==> flow/design.v <==
`timescale 1ns / 1ps
module notch_filter #(
    parameter int DATA_WIDTH = 16
)(
    input  logic                    clk,
    input  logic                    rst_n,
    input  logic                    valid_i,
    input  logic signed [DATA_WIDTH-1:0] data_i,
    output logic                    valid_o,
    output logic signed [DATA_WIDTH-1:0] data_o
);
    localparam signed [15:0] B0 = 16'd15725; 
    localparam signed [15:0] B1 = 16'd25443; 
    localparam signed [15:0] B2 = 16'd15725; 
    localparam signed [15:0] A1 = 16'd25443; 
    localparam signed [15:0] A2 = 16'd15066; 
    logic signed [31:0] s1, s2;
    logic signed [DATA_WIDTH-1:0] x_reg;  
    logic signed [31:0] y_reg;            
    typedef enum logic { ST_CALC_OUT, ST_UPDATE_STATE } state_t;
    state_t state;
    always_ff @(posedge clk or negedge rst_n) begin
        if (!rst_n) begin
            valid_o <= 0;
            data_o  <= 0;
            s1      <= 0;
            s2      <= 0;
            x_reg   <= 0;
            y_reg   <= 0;
            state   <= ST_CALC_OUT;
        end else begin
            valid_o <= 0;  
            case (state)
                ST_CALC_OUT: begin
                    if (valid_i) begin
                        x_reg <= data_i;
                        y_reg <= (data_i * B0) + s1;
                        state <= ST_UPDATE_STATE;
                    end
                end
                ST_UPDATE_STATE: begin
                    data_o  <= y_reg[29:14];  
                    valid_o <= 1;             
                    s1 <= (x_reg * B1) - ((y_reg >>> 14) * A1) + s2;
                    s2 <= (x_reg * B2) - ((y_reg >>> 14) * A2);
                    state <= ST_CALC_OUT;
                end
            endcase
        end
    end
endmodule
**Step by step through the tools: notch_filter**

The steps from the RTL of notch_filter to its reports follow in flow order.
Line numbers count from 1 in the design file above.
Cell names lack the library's common part.
A cell with n/a has no value.

- Design top: notch_filter
- Clock input: clk
- Library: sky130hd
- Corner: tt_025C_1v80

**After elaboration**

Yosys after proc, flatten, opt, wreduce and memory -nomap, before mapping. Enables and synchronous resets that opt folds into registers are not counted as muxes. Memory bits, and registers merged into a memory's read port (data or address), are not among the register bits. Print and check cells are not counted. Equal cells are merged and count once.

- Cells after elaboration: 21
- Bits in registers: 130
- Bits of input ports: 19

- $add $sub $neg: 4
- Bitwise operators: 1
- Reductions and logical operators: 1
- Mux-type cells: 3
- Multipliers: 5

Operator list:

| cell | number |
|---|---|
| multiplier 16 x 15 -> 31 bit (second input constant) | 2 |
| multiplier 16 x 16 -> 32 bit (second input constant) | 1 |
| multiplier 18 x 16 -> 32 bit (second input constant) | 1 |
| multiplier 18 x 14 -> 31 bit (second input constant) | 1 |
| adder 31 x 32 -> 32 bit | 1 |
| subtractor 31 x 32 -> 32 bit | 1 |
| adder 32 bit | 1 |
| subtractor 32 bit | 1 |
| 2-to-1 mux 1 bit | 3 |
| AND reduction 2 bit | 1 |
| inverter 1 bit | 1 |

**Depth**

Yosys ltp: most cells in a row. Word level: on the elaborated netlist, between registers, memories and ports. Mapped: between sequential cells and ports; inverters and the memories' decode and read muxes count.

- Depth in word-level cells: 3
- ABC_AREA: 0
- Depth in mapped cells: 43
- Gate-level depth less buffers: 43

**Synthesis result**

Yosys stat after the flow's synthesis: flattened, memories mapped to cells. It holds for the ABC_AREA given above (unset counts as 0); a run with the other value may have another netlist.
Totals and module areas in this step are rounded.

- Cell area after synthesis: 33000 um2
- Mapped cells: 3272
- Flip-flops: 116

Cells by type:

| type | number | area in all (um2) |
|---|---|---|
| fa_1 | 692 | 1.39E+04 |
| ha_1 | 579 | 7.24E+03 |
| inv_1 | 1082 | 4.06E+03 |
| dfrtp_1 | 116 | 2.9E+03 |
| xnor2_1 | 77 | 674.397 |
| mux2_2 | 41 | 461.693 |
| o21ai_0 | 89 | 445.427 |
| a21oi_1 | 84 | 420.403 |
| xor2_1 | 44 | 385.37 |
| a21o_1 | 51 | 382.867 |
| nand2_1 | 102 | 382.867 |
| nor2_1 | 63 | 236.477 |
| o21a_1 | 18 | 135.13 |
| a211oi_1 | 14 | 105.101 |
| nand2b_1 | 15 | 93.84 |
| clkbuf_1 | 24 | 90.086 |
| nand3_1 | 18 | 90.086 |
| o21bai_1 | 12 | 90.086 |

Other cell types: 49; their cells: 151.

**Path before layout**

Path of least setup slack by OpenSTA after synthesis, without wires, with an ideal clock, recovery checks aside; 20% of the period is set as input and as output delay. Where synthesis merged equal registers, the netlist keeps one of their names.

- Path kind: register to register
- From: reg y_reg[31]
- To: reg s2[31]
- Path buffers: 2
- Launch time at the first pin: 0.000 ns
- Slack: 9.600 ns
- Setup time: 0.125 ns
- Stages: 38
- Clock period: 20.3 ns
- Delay of the path: 10.700 ns
- Arrival time: 10.575 ns
- Synthesis period reached: 10.7 ns

"delay of the path" is the arrival time less input delay plus setup time.
"stages" counts driving pins, that of a launching flip-flop among them; a cell with two outputs on the path counts twice.
"synthesis period reached" = period - worst setup slack (recovery checks aside). The figure is calculated, with input and output delays left at 20% of the set period.
The rows between start and end are the longest chain of elaborated cells between them; the timing report does not say that the signal goes this way. Where chains are equally long, one stands for them.
A line is the first line of the expression or statement that the cell stems from. Yosys adds cells for indexed reads and writes and turns some case tables into memories.

- Cells stage by stage: dfrtp_1 clkbuf_1 clkinv_1 fa_1 fa_1 inv_1 fa_1 inv_1 fa_1 fa_1 inv_1 ha_1 a21o_1 a21o_1 a21oi_1 o21ai_2 xnor2_1 ha_1 [2 not listed] inv_1 fa_1 inv_1 fa_1 fa_1 fa_1 inv_1 ha_1 clkbuf_1 a21o_1 a21oi_1 nand3_1 a41o_1 nand2_1 o21ai_1 o41ai_1 xnor3_1 mux2_2
- Cells in the longest elaborated chain: 2

RTL lines, path post-synthesis:

| element | RTL line | RTL |
|---|---|---|
| start: declaration | 19 | `logic signed [31:0] y_reg;` |
| start: assignment | 29 | `y_reg   <= 0;` |
| start: assignment | 37 | `y_reg <= (data_i * B0) + s1;` |
| multiplier 18 x 14 -> 31 bit | 45 | `s2 <= (x_reg * B2) - ((y_reg >>> 14) * A2);` |
| subtractor 31 x 32 -> 32 bit | 45 |  |
| end: assignment | 27 | `s2      <= 0;` |
| end: assignment | 45 |  |
| end: declaration | 17 | `logic signed [31:0] s1, s2;` |

**Timing after layout**

From the final timing report of entry B: the path of least setup slack in the routed layout; clock arrival at registers is part of the times.

- Path kind: register to register
- From: reg y_reg[20]
- To: reg s2[31]
- Clock period: 9.71 ns
- Setup time: 0.11 ns
- Arrival time: 10.54 ns
- Path buffers: 1
- Stages: 38
- Slack: -0.44 ns
- Launch time at the first pin: 0.50 ns

The rows between start and end are the longest chain of elaborated cells between them; the timing report does not say that the signal goes this way. Where chains are equally long, one stands for them.

- Cells stage by stage: dfrtp_2 inv_4 ha_4 ha_1 inv_1 fa_1 fa_1 fa_1 inv_1 fa_1 ha_2 nor3_1 o21bai_1 and3_4 buf_6 a211oi_4 o21bai_1 a21oi_1 [2 not listed] inv_1 fa_2 fa_1 fa_1 fa_1 fa_1 inv_2 ha_4 a21o_1 a21o_1 a21oi_2 nand3_1 a41o_1 nand2_2 o21ai_2 o41ai_2 xnor3_1 mux2_2
- Cells in the longest elaborated chain: 2

RTL lines, path post-layout:

| element | RTL line | RTL |
|---|---|---|
| start: declaration | 19 | `logic signed [31:0] y_reg;` |
| start: assignment | 29 | `y_reg   <= 0;` |
| start: assignment | 37 | `y_reg <= (data_i * B0) + s1;` |
| multiplier 18 x 14 -> 31 bit | 45 | `s2 <= (x_reg * B2) - ((y_reg >>> 14) * A2);` |
| subtractor 31 x 32 -> 32 bit | 45 |  |
| end: assignment | 27 | `s2      <= 0;` |
| end: assignment | 45 |  |
| end: declaration | 17 | `logic signed [31:0] s1, s2;` |

Memo
Re: implementation data of notch_filter

Below are 2 stored runs of the flow (Yosys, OpenROAD; platform sky130hd) on notch_filter, each with its settings and what was measured, unordered. Constraints: input delay and output delay 20% of the set period each, output load 0.01 pF.
"allowed time less slack (worst setup path)": the worst setup path's part of the clock period (all of it between registers, 20% less for each end at a port) less its slack. A launch clock that arrives late makes it longer, a capture clock that arrives late makes it shorter.
The measured numbers are rounded.

### Entry A

==> flow/run.sh <==
#!/bin/bash
# the make line also repeats the synthesis and layout settings of config.mk as NAME=value (left out here)
make -C /OpenROAD-flow-scripts/flow DESIGN_CONFIG=/design/flow/config.mk WORK_HOME=/design/flow/orfs CLKGATE_MAP_FILE= finish
==> flow/config.mk <==
export PLATFORM = sky130hd
export DESIGN_NAME = notch_filter
export DESIGN_NICKNAME = notch_filter
export VERILOG_FILES = /design/flow/design.v
export SDC_FILE = /design/flow/constraint.sdc
export NUM_CORES = 4
export LEC_CHECK = 0
export ABC_AREA = 0
export CAP_MARGIN = 20
export CELL_PAD_IN_SITES_DETAIL_PLACEMENT = 2
export CORE_ASPECT_RATIO = 0.82
export CORE_MARGIN = 2
export CORE_UTILIZATION = 19
export CTS_CLUSTER_SIZE = 51
export GPL_TIMING_DRIVEN = 0
export PLACE_DENSITY = 0.81
export SETUP_SLACK_MARGIN = -0.36
export SLEW_MARGIN = 20
export TNS_END_PERCENT = 90
==> flow/constraint.sdc <==
create_clock -name core_clock -period 17.2 [get_ports {clk}]
set_input_delay 3.4400 -clock core_clock [delete_from_list [all_inputs] [get_ports {clk}]]
set_output_delay 3.4400 -clock core_clock [all_outputs]
set_load 0.01 [all_outputs]

Outcome of entry A: not finished: routing ended with error GRT-0116

### Entry B

==> flow/run.sh <==
#!/bin/bash
# the make line also repeats the synthesis and layout settings of config.mk as NAME=value (left out here)
make -C /OpenROAD-flow-scripts/flow DESIGN_CONFIG=/design/flow/config.mk WORK_HOME=/design/flow/orfs CLKGATE_MAP_FILE= finish
==> flow/config.mk <==
export PLATFORM = sky130hd
export DESIGN_NAME = notch_filter
export DESIGN_NICKNAME = notch_filter
export VERILOG_FILES = /design/flow/design.v
export SDC_FILE = /design/flow/constraint.sdc
export NUM_CORES = 4
export LEC_CHECK = 0
export CAP_MARGIN = 20
export CORE_MARGIN = 3
export CORE_UTILIZATION = 64
export MAX_ROUTING_LAYER = met5
export MIN_ROUTING_LAYER = met1
export PLACE_DENSITY = 0.81
export SETUP_SLACK_MARGIN = 0.15
export SLEW_MARGIN = 5
==> flow/constraint.sdc <==
create_clock -name core_clock -period 9.71 [get_ports {clk}]
set_input_delay 1.9420 -clock core_clock [delete_from_list [all_inputs] [get_ports {clk}]]
set_output_delay 1.9420 -clock core_clock [all_outputs]
set_load 0.01 [all_outputs]

Results of entry B:
- Post-synthesis cell area: 33000 um2
- Area of the die: 55000 um2
- Standard-cell area of the final layout: 37000 um2
- Utilization after layout: 73 %
- Setup slack of the worst path: -0.44 ns
- Final setup TNS: -1.0 ns
- Smallest hold slack: 0.51 ns
- Allowed time less slack (worst setup path): 10.15 ns
- Class of the worst setup path: register to register
